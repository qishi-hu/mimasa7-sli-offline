==> flow/design.v <==
`timescale 1ns / 1ps
module clk_selector (
    input rx, tmds_clk,
    input hdmi_clk, hdmi_clk1, hdmi_clk5, vsync,
    input clk75, clk375,    
    output sel,oclk, oclk1, oclk5
);
    reg s= 1'b0; reg L = 1'b0; reg H = 1'b0;
    reg [27:0] count = 0;   
    reg [21:0] cnt =0;
    always@(posedge tmds_clk) begin
        cnt<=cnt+1'b1;
    end
    assign sel =cnt[21];
endmodule
* Tool chain data of clk_selector
The steps from the RTL of clk_selector to its reports follow in flow order.
Line numbers count from 1 in the design file above.
Cell names lack the library's common part.
A cell with - has no value.
- Design top :: clk_selector
- Clock :: tmds_clk
- Standard-cell library :: sky130hd
- Library corner :: tt_025C_1v80

* After elaboration
Counts by Yosys on the flattened word-level netlist (proc, flatten, opt, wreduce; memories kept). Register bits leave out memories and registers merged into their read ports (data or address); mux counts leave out enables and synchronous resets folded into registers. Print and check cells are left out. Cells with the same type and inputs are merged into one.
- Add/subtract/negate cells :: 1
** Operators with widths (number)
- adder 22 x 1 -> 22 bit (second input constant) :: 1
- Flip-flop bits (word level) :: 22
- Bits of input ports :: 8
- Output and inout port bits :: 4
- Cells after elaboration :: 2

* Logic depth
Yosys ltp: most cells in a row. Word level: on the elaborated netlist, between registers, memories and ports. Mapped: between sequential cells and ports; inverters and the memories' decode and read muxes count.
- Depth in word-level cells :: 1
- ABC_AREA :: 0
- Depth in mapped cells :: 5
- Gate-level depth less buffers :: 5

* Netlist
Source: synth_stat.txt of the flow (Yosys; design flattened, memories mapped). It holds for the ABC_AREA given above (unset counts as 0); a run with the other value may have another netlist.
The area totals of this step are shown rounded.
** Cell types
- dfxtp_1 :: number 22, total area 440.422 sq um
- xnor2_1 :: number 10, total area 87.584 sq um
- xor2_1 :: number 10, total area 87.584 sq um
- nand3_1 :: number 7, total area 35.034 sq um
- nand2_1 :: number 7, total area 26.275 sq um
- and3_1 :: number 4, total area 25.024 sq um
- buf_4 :: number 3, total area 22.522 sq um
- nand4_4 :: number 1, total area 21.27 sq um
- nor4_4 :: number 1, total area 21.27 sq um
- nand4_1 :: number 3, total area 18.768 sq um
- nand3_4 :: number 1, total area 17.517 sq um
- nor2_1 :: number 4, total area 15.014 sq um
- ha_1 :: number 1, total area 12.512 sq um
- nor4_2 :: number 1, total area 12.512 sq um
- nor3_2 :: number 1, total area 10.01 sq um
- nor4_1 :: number 1, total area 6.256 sq um
- or2_1 :: number 1, total area 6.256 sq um
- nor3_1 :: number 1, total area 5.005 sq um
Not listed: further types 2, cells in them 2.
- Cell count :: 81
- Mapped area :: 878 sq um
- Sequential part of the area :: 440 sq um
- Mapped flip-flops :: 22
- Buffers :: 3

* Worst setup path after synthesis
Path of least setup slack by OpenSTA after synthesis, without wires, with an ideal clock, recovery checks aside; 20% of the period is set as input and as output delay. Where synthesis merged equal registers, the netlist keeps one of their names.
- Kind :: register to register
- From :: register cnt[0]
- To :: register cnt[16]
- Clock period :: 2.85 ns
- Library setup time :: 0.118 ns
- Launch time at the first pin :: 0.000 ns
- Arrival :: 1.209 ns
- Data required time :: 2.732 ns
- Slack :: 1.523 ns
- Path delay :: 1.327 ns
- Stages :: 6
- Path buffers :: 0
- Synthesis period reached :: 1.327 ns
"path delay" = arrival - input delay + setup time.
"stages": output pins that drive a net of the path, with the launching flip-flop's if there is one; two outputs of one cell count as two.
"synthesis period reached" = period - worst setup slack (recovery checks aside). The figure is calculated, with input and output delays left at 20% of the set period.
Between the ends stands the longest chain of elaborated cells between them, by number of cells; it is not shown to be the way that was timed. Of several equally long chains one is given.
Each line given opens the expression or statement behind the cell; cells for indexed reads and writes are added by Yosys, which also makes memories of some case tables.
- Cell sequence :: dfxtp_1 ha_1 nand3_1 nor4_2 nand2_1 xnor2_1
- Length of the longest elaborated chain :: 1
- Elaborated cells on any way between the ends :: 1
- Source lines of those cells :: 1
- Classes of those cells :: 1 x add/sub
** RTL lines, path after synthesis
- start: declaration :: line 10 : reg [21:0] cnt =0;
- start: assignment :: line 12 : cnt<=cnt+1'b1;
- adder 22 x 1 -> 22 bit :: line 12
- end: assignment :: line 12
- end: declaration :: line 10

Below are 2 stored runs of the flow (Yosys, OpenROAD; platform sky130hd) on clk_selector, each with its settings, unordered. Constraints: input delay and output delay 20% of the set period each, output load 0.01 pF.

** Run 1
- Settings :: period_ns=1.36; CORE_UTILIZATION=62; SETUP_SLACK_MARGIN=0.24; PLACE_DENSITY=0.45; CORE_ASPECT_RATIO=1.32; CELL_PAD_IN_SITES_GLOBAL_PLACEMENT=3; CELL_PAD_IN_SITES_DETAIL_PLACEMENT=0; TNS_END_PERCENT=90; ABC_AREA=0; CAP_MARGIN=20; CORE_MARGIN=2; SLEW_MARGIN=20
- Outcome :: did not finish, placement stopped with GPL-0301

** Run 2
- Settings :: period_ns=1.12; CORE_UTILIZATION=50; PLACE_DENSITY_LB_ADDON=0.14; CORE_ASPECT_RATIO=0.8; CELL_PAD_IN_SITES_GLOBAL_PLACEMENT=3; ABC_AREA=0; GPL_TIMING_DRIVEN=1; CTS_CLUSTER_DIAMETER=236; CAP_MARGIN=30; SLEW_MARGIN=10; CORE_MARGIN=2
- Outcome :: did not finish, placement stopped with FLW-0024
